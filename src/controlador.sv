==> flow/design.v <==
module bcd (
    input  logic        clk,
    input  logic        rst_n,
    input  logic        iniciar,
    input  logic [15:0] binario,
    output logic [19:0] bcd_salida,
    output logic        terminado
);
    logic [35:0] registro;
    logic [4:0]  contador;
    logic        ocupado;
    always_ff @(posedge clk) begin
        logic [35:0] temp;
        if (!rst_n) begin
            terminado <= 0; ocupado <= 0; contador <= 0; registro <= 0; bcd_salida <= 0;
        end else begin
            if (iniciar && !ocupado) begin
                registro <= {20'd0, binario};
                contador <= 0;
                ocupado  <= 1;
                terminado <= 0;
            end else if (ocupado) begin
                if (contador == 16) begin
                    bcd_salida <= registro[35:16];
                    terminado  <= 1;
                    ocupado    <= 0;
                end else begin
                    temp = registro;
                    if (temp[19:16] >= 5) temp[19:16] += 3;
                    if (temp[23:20] >= 5) temp[23:20] += 3;
                    if (temp[27:24] >= 5) temp[27:24] += 3;
                    if (temp[31:28] >= 5) temp[31:28] += 3;
                    if (temp[35:32] >= 5) temp[35:32] += 3;
                    registro <= temp << 1;
                    contador <= contador + 1;
                end
            end
        end
    end
endmodule
module controlador (
    input  logic       clk,
    input  logic       rst_n,
    input  logic       rx_pin,
    output logic       tx_pin,
    output logic [7:0] leds
);
    typedef enum logic [4:0] {
        REPOSO,
        LEER_A, LEER_OP, LEER_B,
        VERIFICAR_Q, VERIFICAR_R,
        CALCULAR,
        INICIO_OP,
        ESPERA_RESULTADO,
        INICIO_CONV, PAUSA_CONV, ESPERA_CONV,
        ESPERA_TX,
        ERROR_1, ERROR_2, ERROR_3,
        IMPRIMIR_DIG_4, IMPRIMIR_DIG_3, IMPRIMIR_DIG_2, IMPRIMIR_DIG_1, IMPRIMIR_DIG_0,
        SALTO_LINEA_1, SALTO_LINEA_2
    } estados_t;
    estados_t estado = REPOSO;
    estados_t estado_siguiente;
    logic [31:0] op1, op2, resultado_calc;
    logic [7:0]  codigo_op;
    logic        bandera_lectura;
    logic        ceros_visibles;
    logic [7:0] rx_dato, tx_dato;
    logic       rx_listo, rx_ack, tx_start, tx_busy;
    uart #(.FRECUENCIA_RELOJ(25000000)) modulo_com (
        .clk(clk), .rst_n(rst_n),
        .rx_entrada(rx_pin), .tx_salida(tx_pin),
        .dato_rx(rx_dato), .rx_valido(rx_listo), .rx_leido(rx_ack),
        .dato_tx(tx_dato), .tx_inicio(tx_start), .tx_ocupado(tx_busy)
    );
    logic [31:0] res_mult, res_div;
    logic [15:0] res_raiz;
    logic        fin_mult, fin_div, fin_raiz, fin_bcd;
    logic        start_mult, start_div, start_raiz, start_bcd;
    logic [19:0] res_bcd;
    multiplicador u_mult (.clk(clk), .rst_n(rst_n), .iniciar(start_mult), .operando_a(op1[15:0]), .operando_b(op2[15:0]), .producto(res_mult), .terminado(fin_mult));
    divisor       u_div  (.clk(clk), .rst_n(rst_n), .iniciar(start_div),  .dividendo(op1[15:0]),  .divisor(op2[15:0]),   .cociente(res_div),  .terminado(fin_div));
    raiz          u_raiz (.clk(clk), .rst_n(rst_n), .iniciar(start_raiz), .radicando(op1[15:0]), .raiz_res(res_raiz),   .terminado(fin_raiz));
    bcd           u_conv (.clk(clk), .rst_n(rst_n), .iniciar(start_bcd),  .binario(resultado_calc[15:0]), .bcd_salida(res_bcd), .terminado(fin_bcd));
    always_ff @(posedge clk) begin
        if (!rst_n) begin
            estado <= REPOSO;
            op1 <= 0; op2 <= 0; resultado_calc <= 0; codigo_op <= 0;
            tx_start <= 0; start_mult <= 0; start_div <= 0; start_raiz <= 0; start_bcd <= 0;
            rx_ack <= 0; bandera_lectura <= 0; ceros_visibles <= 0;
        end else begin
            tx_start <= 0; start_mult <= 0; start_div <= 0; start_raiz <= 0; start_bcd <= 0; rx_ack <= 0;
            if (!rx_listo) bandera_lectura <= 0;
            case (estado)
                REPOSO: begin
                    op1 <= 0; op2 <= 0; estado <= LEER_A;
                end
                LEER_A: begin
                    if (rx_listo && !bandera_lectura) begin
                        bandera_lectura <= 1; rx_ack <= 1;
                        if (rx_dato >= 48 && rx_dato <= 57) begin
                            op1 <= (op1 * 10) + (rx_dato - 48);
                            tx_dato <= rx_dato; tx_start <= 1;
                        end else if (rx_dato == "+" || rx_dato == "-" || rx_dato == "*" || rx_dato == "/") begin
                            codigo_op <= rx_dato; tx_dato <= rx_dato; tx_start <= 1;
                            estado <= LEER_B;
                        end else if (rx_dato == "s") begin
                            tx_dato <= rx_dato; tx_start <= 1;
                            estado <= VERIFICAR_Q;
                        end
                    end
                end
                VERIFICAR_Q: begin
                    if (rx_listo && !bandera_lectura) begin
                        bandera_lectura <= 1; rx_ack <= 1;
                        if (rx_dato == "q") begin
                            tx_dato <= rx_dato; tx_start <= 1; estado <= VERIFICAR_R;
                        end else estado <= REPOSO;
                    end
                end
                VERIFICAR_R: begin
                    if (rx_listo && !bandera_lectura) begin
                        bandera_lectura <= 1; rx_ack <= 1;
                        if (rx_dato == "r") begin
                            tx_dato <= rx_dato; tx_start <= 1;
                            codigo_op <= "s"; estado <= CALCULAR;
                        end else estado <= REPOSO;
                    end
                end
                LEER_B: begin
                    if (rx_listo && !bandera_lectura) begin
                        bandera_lectura <= 1; rx_ack <= 1;
                        if (rx_dato >= 48 && rx_dato <= 57) begin
                            op2 <= (op2 * 10) + (rx_dato - 48);
                            tx_dato <= rx_dato; tx_start <= 1;
                        end else if (rx_dato == 13 || rx_dato == 61) begin
                            tx_dato <= 61; tx_start <= 1; estado <= CALCULAR;
                        end
                    end
                end
                CALCULAR: begin
                    if (!tx_busy) begin
                        case (codigo_op)
                            "+": begin resultado_calc <= op1 + op2; estado <= INICIO_CONV; end
                            "-": begin resultado_calc <= op1 - op2; estado <= INICIO_CONV; end
                            "*": begin start_mult <= 1; estado <= INICIO_OP; end  
                            "/": begin
                                if (op2 == 0) estado <= ERROR_1;
                                else begin start_div <= 1; estado <= INICIO_OP; end
                            end
                            "s": begin start_raiz <= 1; estado <= INICIO_OP; end
                            default: estado <= REPOSO;
                        endcase
                    end
                end
                INICIO_OP: begin
                    estado <= ESPERA_RESULTADO;
                end
                ESPERA_RESULTADO: begin
                    case (codigo_op)
                        "*": if (fin_mult) begin resultado_calc <= res_mult; estado <= INICIO_CONV; end
                        "/": if (fin_div)  begin resultado_calc <= res_div;  estado <= INICIO_CONV; end
                        "s": if (fin_raiz) begin resultado_calc <= {16'b0, res_raiz}; estado <= INICIO_CONV; end
                    endcase
                end
                INICIO_CONV: begin start_bcd <= 1; ceros_visibles <= 0; estado <= PAUSA_CONV; end
                PAUSA_CONV:  begin start_bcd <= 0; estado <= ESPERA_CONV; end
                ESPERA_CONV: begin if (fin_bcd) estado <= IMPRIMIR_DIG_4; end
                ESPERA_TX: estado <= estado_siguiente;
                ERROR_1: if(!tx_busy) begin tx_dato <= "E"; tx_start <= 1; estado_siguiente <= ERROR_2; estado <= ESPERA_TX; end
                ERROR_2: if(!tx_busy) begin tx_dato <= "r"; tx_start <= 1; estado_siguiente <= ERROR_3; estado <= ESPERA_TX; end
                ERROR_3: if(!tx_busy) begin tx_dato <= "r"; tx_start <= 1; estado_siguiente <= SALTO_LINEA_1; estado <= ESPERA_TX; end
                IMPRIMIR_DIG_4: if(!tx_busy) begin
                    if(res_bcd[19:16] > 0) begin tx_dato <= res_bcd[19:16] + 48; tx_start <= 1; ceros_visibles <= 1; estado_siguiente <= IMPRIMIR_DIG_3; estado <= ESPERA_TX; end
                    else estado <= IMPRIMIR_DIG_3;
                end
                IMPRIMIR_DIG_3: if(!tx_busy) begin
                    if(res_bcd[15:12] > 0 || ceros_visibles) begin tx_dato <= res_bcd[15:12] + 48; tx_start <= 1; ceros_visibles <= 1; estado_siguiente <= IMPRIMIR_DIG_2; estado <= ESPERA_TX; end
                    else estado <= IMPRIMIR_DIG_2;
                end
                IMPRIMIR_DIG_2: if(!tx_busy) begin
                    if(res_bcd[11:8] > 0 || ceros_visibles) begin tx_dato <= res_bcd[11:8] + 48; tx_start <= 1; ceros_visibles <= 1; estado_siguiente <= IMPRIMIR_DIG_1; estado <= ESPERA_TX; end
                    else estado <= IMPRIMIR_DIG_1;
                end
                IMPRIMIR_DIG_1: if(!tx_busy) begin
                    if(res_bcd[7:4] > 0 || ceros_visibles) begin tx_dato <= res_bcd[7:4] + 48; tx_start <= 1; ceros_visibles <= 1; estado_siguiente <= IMPRIMIR_DIG_0; estado <= ESPERA_TX; end
                    else estado <= IMPRIMIR_DIG_0;
                end
                IMPRIMIR_DIG_0: if(!tx_busy) begin
                    tx_dato <= res_bcd[3:0] + 48; tx_start <= 1; estado_siguiente <= SALTO_LINEA_1; estado <= ESPERA_TX;
                end
                SALTO_LINEA_1: if(!tx_busy) begin tx_dato <= 13; tx_start <= 1; estado_siguiente <= SALTO_LINEA_2; estado <= ESPERA_TX; end
                SALTO_LINEA_2: if(!tx_busy) begin tx_dato <= 10; tx_start <= 1; estado_siguiente <= REPOSO; estado <= ESPERA_TX; end
            endcase
        end
    end
    assign leds = ~{3'b000, estado};
endmodule
module divisor (
    input  logic        clk,
    input  logic        rst_n,
    input  logic        iniciar,
    input  logic [15:0] dividendo,
    input  logic [15:0] divisor,
    output logic [31:0] cociente,
    output logic        terminado
);
    typedef enum logic [2:0] {REPOSO, INICIO, DESPLAZAR, VERIFICAR, CHECK_FIN, FIN} estados_t;
    estados_t estado;
    logic [31:0] reg_a;
    logic [15:0] reg_b;
    logic [4:0]  iteracion;
    logic [15:0] diferencia;
    assign diferencia = reg_a[31:16] - reg_b;
    always_ff @(posedge clk) begin
        if (!rst_n) begin
            terminado <= 0; cociente <= 0; estado <= REPOSO;
            reg_a <= 0; reg_b <= 0; iteracion <= 0;
        end else begin
            case (estado)
                REPOSO: begin
                    terminado <= 0;
                    if (iniciar) estado <= INICIO;
                end
                INICIO: begin
                    reg_a <= {16'b0, dividendo};
                    reg_b <= divisor;
                    iteracion <= 16;
                    estado <= DESPLAZAR;
                end
                DESPLAZAR: begin
                    reg_a <= reg_a << 1;
                    iteracion <= iteracion - 1;
                    estado <= VERIFICAR;
                end
                VERIFICAR: begin
                    if (reg_a[31:16] >= reg_b) begin
                        reg_a[31:16] <= reg_a[31:16] - reg_b;
                        reg_a[0] <= 1;  
                    end
                    estado <= CHECK_FIN;
                end
                CHECK_FIN: begin
                    if (iteracion == 0) estado <= FIN;
                    else estado <= DESPLAZAR;
                end
                FIN: begin
                    cociente <= reg_a;
                    terminado <= 1;
                    estado <= REPOSO;
                end
            endcase
        end
    end
endmodule
module multiplicador (
    input  logic        clk,
    input  logic        rst_n,
    input  logic        iniciar,
    input  logic [15:0] operando_a,
    input  logic [15:0] operando_b,
    output logic [31:0] producto,
    output logic        terminado
);
    logic [15:0] b_temp;
    logic [4:0]  contador;
    logic        ocupado;
    always_ff @(posedge clk) begin
        if (!rst_n) begin
            terminado <= 0; ocupado <= 0; producto <= 0; b_temp <= 0; contador <= 0;
        end else begin
            if (iniciar && !ocupado) begin
                b_temp   <= operando_b;
                producto <= 0;
                ocupado  <= 1;
                terminado <= 0;
                contador <= 0;
            end else if (ocupado) begin
                if (contador == 16) begin
                    terminado <= 1;
                    ocupado   <= 0;
                end else begin
                    if (b_temp[0]) begin
                        producto <= producto + (32'(operando_a) << contador);
                    end
                    b_temp   <= b_temp >> 1;
                    contador <= contador + 1;
                end
            end
        end
    end
endmodule
module raiz (
    input  logic        clk,
    input  logic        rst_n,
    input  logic        iniciar,
    input  logic [15:0] radicando,
    output logic [15:0] raiz_res,
    output logic        terminado
);
    logic [31:0] op_actual;
    logic [15:0] raiz_temp;
    logic [15:0] uno;
    logic        ocupado;
    always_ff @(posedge clk) begin
        if (!rst_n) begin
            terminado <= 0; ocupado <= 0; raiz_res <= 0;
        end else begin
            if (iniciar && !ocupado) begin
                op_actual <= radicando;
                raiz_temp <= 0;
                uno <= 1 << 14;  
                ocupado <= 1;
                terminado <= 0;
            end else if (ocupado) begin
                if (uno != 0) begin
                    if (op_actual >= (raiz_temp + uno)) begin
                        op_actual <= op_actual - (raiz_temp + uno);
                        raiz_temp <= (raiz_temp >> 1) + uno;
                    end else begin
                        raiz_temp <= raiz_temp >> 1;
                    end
                    uno <= uno >> 2;
                end else begin
                    raiz_res <= raiz_temp;
                    terminado <= 1;
                    ocupado <= 0;
                end
            end
        end
    end
endmodule
module uart #(
    parameter int FRECUENCIA_RELOJ = 25000000,
    parameter int VELOCIDAD_BAUD   = 115200
) (
    input  logic       clk,
    input  logic       rst_n,     
    input  logic       rx_entrada,
    output logic       tx_salida,
    output logic [7:0] dato_rx,
    output logic       rx_valido,
    input  logic       rx_leido,
    input  logic [7:0] dato_tx,
    input  logic       tx_inicio,
    output logic       tx_ocupado
);
    localparam int DIVISOR = FRECUENCIA_RELOJ / VELOCIDAD_BAUD / 16;
    logic [15:0] contador_baud;
    logic        pulso_muestreo;
    assign pulso_muestreo = (contador_baud == 0);
    always_ff @(posedge clk) begin
        if (!rst_n) contador_baud <= DIVISOR - 1;
        else begin
            contador_baud <= contador_baud - 1;
            if (contador_baud == 0) contador_baud <= DIVISOR - 1;
        end
    end
    logic rx_sinc1, rx_sinc2;
    always_ff @(posedge clk) begin
        rx_sinc1 <= rx_entrada;
        rx_sinc2 <= rx_sinc1;
    end
    logic       rx_en_proceso;
    logic [3:0] rx_muestras;
    logic [3:0] rx_indice_bit;
    logic [7:0] rx_buffer;
    always_ff @(posedge clk) begin
        if (!rst_n) begin
            rx_en_proceso <= 0; rx_muestras <= 0; rx_indice_bit <= 0;
            rx_valido <= 0; rx_buffer <= 0; dato_rx <= 0;
        end else begin
            if (rx_leido) rx_valido <= 0;  
            if (pulso_muestreo) begin
                if (!rx_en_proceso) begin
                    if (!rx_sinc2) begin  
                        rx_en_proceso <= 1;
                        rx_muestras   <= 7;
                        rx_indice_bit <= 0;
                    end
                end else begin
                    rx_muestras <= rx_muestras + 1;
                    if (rx_muestras == 0) begin
                        rx_indice_bit <= rx_indice_bit + 1;
                        if (rx_indice_bit == 0) begin  
                            if (rx_sinc2) rx_en_proceso <= 0;
                        end else if (rx_indice_bit == 9) begin  
                            rx_en_proceso <= 0;
                            if (rx_sinc2) begin  
                                dato_rx   <= rx_buffer;
                                rx_valido <= 1;
                            end
                        end else begin  
                            rx_buffer <= {rx_sinc2, rx_buffer[7:1]};
                        end
                    end
                end
            end
        end
    end
    logic [3:0] tx_indice_bit;
    logic [3:0] tx_muestras;
    logic [7:0] tx_buffer;
    always_ff @(posedge clk) begin
        if (!rst_n) begin
            tx_ocupado <= 0; tx_salida <= 1; 
            tx_muestras <= 0; tx_indice_bit <= 0; tx_buffer <= 0;
        end else begin
            if (tx_inicio && !tx_ocupado) begin
                tx_buffer     <= dato_tx;
                tx_indice_bit <= 0;
                tx_muestras   <= 0;
                tx_ocupado    <= 1;
            end
            if (pulso_muestreo && tx_ocupado) begin
                tx_muestras <= tx_muestras + 1;
                if (tx_muestras == 0) begin
                    tx_indice_bit <= tx_indice_bit + 1;
                    if (tx_indice_bit == 0)      tx_salida <= 0;  
                    else if (tx_indice_bit == 9) tx_salida <= 1;  
                    else if (tx_indice_bit == 10) begin           
                        tx_indice_bit <= 0;
                        tx_ocupado    <= 0;
                    end else begin                                
                        tx_salida <= tx_buffer[0];
                        tx_buffer <= {1'b0, tx_buffer[7:1]};
                    end
                end
            end
        end
    end
endmodule
Tool chain data of controlador
Tool output for the design above, in the order of the flow.
Line numbers count from 1 in the design file above.
Cell names lack the library's common part.
{"block": "design", "top_module": "controlador", "clock_port": "clk", "lib": "sky130hd", "lib_corner": "tt_025C_1v80"}

After elaboration
Source: Yosys, flattened and elaborated, memories not mapped. Widths are those after wreduce. Registers that Yosys merges into a memory's read port (data or address) are not register bits. Print and check cells do not count. Equal cells are merged and count once.
{"block": "word_totals", "out_inout_bits": 9, "word_cells": 490, "register_bits": 449}
{"block": "op_classes", "eq_ne": 90, "compare": 13, "mul": 2, "bitwise": 11, "mux": 204, "shifts": 1, "add_sub_neg": 28, "n_reduce_logical": 87}
{"block": "ops", "cell": "two-way mux 8 bit", "n": 35}
{"block": "ops", "cell": "two-way mux 16 bit", "n": 17}
{"block": "ops", "cell": "two-way mux 32 bit", "n": 7}
{"block": "ops", "cell": "multiplier 32 x 3 -> 31 bit (second input constant)", "n": 2}
{"block": "ops", "cell": "two-way mux 5 bit", "n": 36}
{"block": "ops", "cell": "parallel mux 32 bit (select 2 bit)", "n": 2}
{"block": "ops", "cell": "parallel mux 8 bit (select 13 bit)", "n": 1}
{"block": "ops", "cell": "adder 32 bit", "n": 3}
{"block": "ops", "cell": "parallel mux 16 bit (select 3 bit)", "n": 2}
{"block": "ops", "cell": "parallel mux 5 bit (select 17 bit)", "n": 1}
{"block": "ops", "cell": "== test 8 x 6 -> 1 bit (second input constant)", "n": 9}
{"block": "ops", "cell": "two-way mux 4 bit", "n": 18}
{"block": "ops", "cell": "two-way mux 1 bit", "n": 67}
{"block": "ops", "cell": "!= test 2 bit (second input constant)", "n": 32}
{"block": "ops", "cell": "parallel mux 16 bit (select 2 bit)", "n": 2}
{"block": "ops", "cell": "== test 5 bit (second input constant)", "n": 9}
{"block": "ops", "cell": "parallel mux 5 bit (select 9 bit)", "n": 1}
{"block": "ops", "cell": "== test 5 x 4 -> 1 bit (second input constant)", "n": 8}
{"block": "ops", "cell": "adder 4 x 6 -> 7 bit (second input constant)", "n": 5}
{"block": "ops", "cell": "subtractor 16 bit", "n": 2}
{"block": "ops", "cell": "left shift 16 x 5 -> 32 bit", "n": 1}
{"block": "ops", "cell": "subtractor 32 bit", "n": 1}
{"block": "ops", "cell": "greater-or-equal comparator 32 bit", "n": 1}
{"block": "ops", "cell": "zero test 32 bit", "n": 1}
{"block": "ops", "cell": "== test 8 x 7 -> 1 bit (second input constant)", "n": 4}
{"block": "ops", "cell": "parallel mux 15 bit (select 2 bit)", "n": 1}
{"block": "ops", "cell": "parallel mux 5 bit (select 3 bit)", "n": 2}
{"block": "ops", "cell": "nonzero test 2 bit", "n": 12}
Other operator kinds: 67; their cells: 154.

Logic depth
Yosys ltp: most cells in a row. Word level: on the elaborated netlist, between registers, memories and ports. Mapped: between sequential cells and ports; inverters and the memories' decode and read muxes count.
{"block": "logic_depth", "ltp_word": 8, "abc_area": 1, "ltp_mapped": 25}

Mapped cells and area
Yosys stat after the flow's synthesis: flattened, memories mapped to cells. It holds for the ABC_AREA given above (unset counts as 0); a run with the other value may have another netlist.
{"block": "mapped", "ff_cells": 412, "cells": 4276, "n_buf": 121, "seqArea_um2": 8938.6, "area_um2": 28935.3}
{"block": "types", "cell_type": "dfxtp_1", "n": 343}
{"block": "types", "cell_type": "nand2_1", "n": 984}
{"block": "types", "cell_type": "ha_1", "n": 235}
{"block": "types", "cell_type": "edfxtp_1", "n": 69}
{"block": "types", "cell_type": "a21oi_1", "n": 404}
{"block": "types", "cell_type": "inv_1", "n": 495}
{"block": "types", "cell_type": "nor2_1", "n": 467}
{"block": "types", "cell_type": "o21ai_0", "n": 332}
{"block": "types", "cell_type": "nand3_1", "n": 242}
{"block": "types", "cell_type": "xor2_1", "n": 78}
{"block": "types", "cell_type": "xnor2_1", "n": 60}
{"block": "types", "cell_type": "nand4_1", "n": 57}
{"block": "types", "cell_type": "clkbuf_1", "n": 92}
{"block": "types", "cell_type": "nor3_1", "n": 54}
{"block": "types", "cell_type": "a211oi_1", "n": 30}
{"block": "types", "cell_type": "a31oi_1", "n": 34}
{"block": "types", "cell_type": "o211ai_1", "n": 23}
{"block": "types", "cell_type": "a22oi_1", "n": 22}
Not listed: further types 43, cells in them 255.

Path before layout
Source: OpenSTA report_checks on the synthesized netlist (no wires, ideal clock, input and output delay 20% of the period each), path of least setup slack; recovery checks are left aside. Register names are those of the netlist, which keeps one name where synthesis merged equal registers.
{"block": "synth_path", "path_type": "input port to flip-flop", "from": "input rst_n", "to": "register u_raiz.op_actual[0]", "slack_ns": 5.452, "stages": 6, "period_ns": 10.6, "path_delay_ns": 3.029, "arrival_ns": 4.762, "setup_time_ns": 0.387, "synth_period_reached_ns": 5.148}
"path_delay_ns" = arrival - input delay + setup time.
"stages" counts driving pins, that of a launching flip-flop among them; a cell with two outputs on the path counts twice.
"synth_period_reached_ns" is the clock period less the worst setup slack; recovery checks do not enter. This is arithmetic on one report: input and output delays are still those of the set period (20% each).
Between the ends stands the longest chain of elaborated cells between them, by number of cells; it is not shown to be the way that was timed. Of several equally long chains one is given.
Each line given opens the expression or statement behind the cell; cells for indexed reads and writes are added by Yosys, which also makes memories of some case tables.
{"block": "synth_via", "cell_sequence": "clkbuf_1 clkbuf_1 o21ai_0 nor2_1 o21ai_0 inv_1", "elab_chain_len": 1}
{"block": "synth_lines", "item": "from (decl)", "line": 43, "rtl": "input  logic       rst_n,"}
{"block": "synth_lines", "item": "AND reduction 4 bit"}
{"block": "synth_lines", "item": "to (assign)", "line": 309, "rtl": "op_actual <= radicando;"}
{"block": "synth_lines", "item": "to (assign)", "line": 317, "rtl": "op_actual <= op_actual - (raiz_temp + uno);"}
{"block": "synth_lines", "item": "to (decl)", "line": 300, "rtl": "logic [31:0] op_actual;"}

Path in the finished layout
From the final timing report of flow run A: the path of least setup slack in the routed layout; clock arrival at registers is part of the times.
{"block": "layout_path", "path_type": "flip-flop to flip-flop", "from": "register u_raiz.raiz_temp[2]", "to": "register u_raiz.op_actual[2]", "slack_ns": 6.92, "stages": 21, "arrival_ns": 5.35, "period_ns": 11.9, "setup_time_ns": 0.29}
Between the ends stands the longest chain of elaborated cells between them, by number of cells; it is not shown to be the way that was timed. Of several equally long chains one is given.
At most two assigning lines are given for a register; there are more.
Only ways into the end's enable, where the timed path ends, are counted here.
{"block": "layout_via", "cell_sequence": "edfxtp_1 ha_1 nand2_1 a21oi_1 nand2_1 a21oi_1 nand2_1 a21oi_1 o21ai_0 xor2_1 ha_1 nand2_1 o21ai_0 a21oi_1 nand2_1 nand2_1 nand2_1 clkbuf_1 o21ai_0 inv_2 buf_16", "elab_chain_len": 4}
{"block": "layout_lines", "item": "from (decl)", "line": 301, "rtl": "logic [15:0] raiz_temp;"}
{"block": "layout_lines", "item": "from (assign)", "line": 318, "rtl": "raiz_temp <= (raiz_temp >> 1) + uno;"}
{"block": "layout_lines", "item": "from (assign)", "line": 320, "rtl": "raiz_temp <= raiz_temp >> 1;"}
{"block": "layout_lines", "item": "adder 16 x 16 -> 17 bit", "line": 316, "rtl": "if (op_actual >= (raiz_temp + uno)) begin"}
{"block": "layout_lines", "item": "greater-or-equal comparator 32 bit", "line": 316}
{"block": "layout_lines", "item": "nonzero test 2 bit"}
{"block": "layout_lines", "item": "AND reduction 4 bit"}
{"block": "layout_lines", "item": "to (assign)", "line": 309, "rtl": "op_actual <= radicando;"}
{"block": "layout_lines", "item": "to (assign)", "line": 317, "rtl": "op_actual <= op_actual - (raiz_temp + uno);"}
{"block": "layout_lines", "item": "to (decl)", "line": 300, "rtl": "logic [31:0] op_actual;"}

==> runs of controlador <==
Module controlador, platform sky130hd: 2 stored runs of the flow (Yosys, OpenROAD) with differing settings, in no particular order. Input and output delays are each 20% of the period that was set; the output load is 0.01 pF.
"achievedPeriod_ns" = clock period - worst setup slack. The figure is calculated, with input and output delays left at 20% of the set period.
"critical_path_time_ns" = time allowed to the worst setup path (clock period - input delay - output delay, where it has them) - its slack; a late launch clock adds to it, a late capture clock takes from it.
"total_power_uw" rests on the timing tool's default activity at the inputs, not on a simulated workload.

{"run": "flow run A", "settings": { "period_ns": 11.9, "CORE_UTILIZATION": 15, "SETUP_SLACK_MARGIN": 3.04, "PLACE_DENSITY_LB_ADDON": 0.11, "HOLD_SLACK_MARGIN": 0.02, "ABC_AREA": 1, "GPL_TIMING_DRIVEN": 0, "CAP_MARGIN": 20, "CORE_MARGIN": 2, "SLEW_MARGIN": 20 }, "results": { "yosys.chip_area_um2": 28935.3, "die_um2": 196431.0, "finish.stdcell_area_um2": 34324.2, "finalUtil_pct": 17.9, "fin_ws_ns": 6.919, "total_negative_slack_ns": 0.000, "hold_ws_ns": 0.370, "total_power_uw": 4542, "achievedPeriod_ns": 4.981, "critical_path_time_ns": 4.98, "worst_setup_path_type": "flip-flop to flip-flop" }}
{"run": "flow run B", "settings": { "period_ns": 4.26, "CORE_UTILIZATION": 34, "SETUP_SLACK_MARGIN": 1.24, "PLACE_DENSITY_LB_ADDON": 0.2, "ABC_AREA": 1, "GPL_ROUTABILITY_DRIVEN": 1, "CTS_CLUSTER_DIAMETER": 30, "CAP_MARGIN": 15, "CORE_MARGIN": 2, "SLEW_MARGIN": 20 }, "results": { "yosys.chip_area_um2": 28935.3, "die_um2": 87453.3, "finish.stdcell_area_um2": 40108.5, "finalUtil_pct": 47.8, "fin_ws_ns": 0.577, "total_negative_slack_ns": 0.000, "hold_ws_ns": 0.332, "total_power_uw": 16391, "achievedPeriod_ns": 3.683, "critical_path_time_ns": 3.68, "worst_setup_path_type": "flip-flop to flip-flop" }}
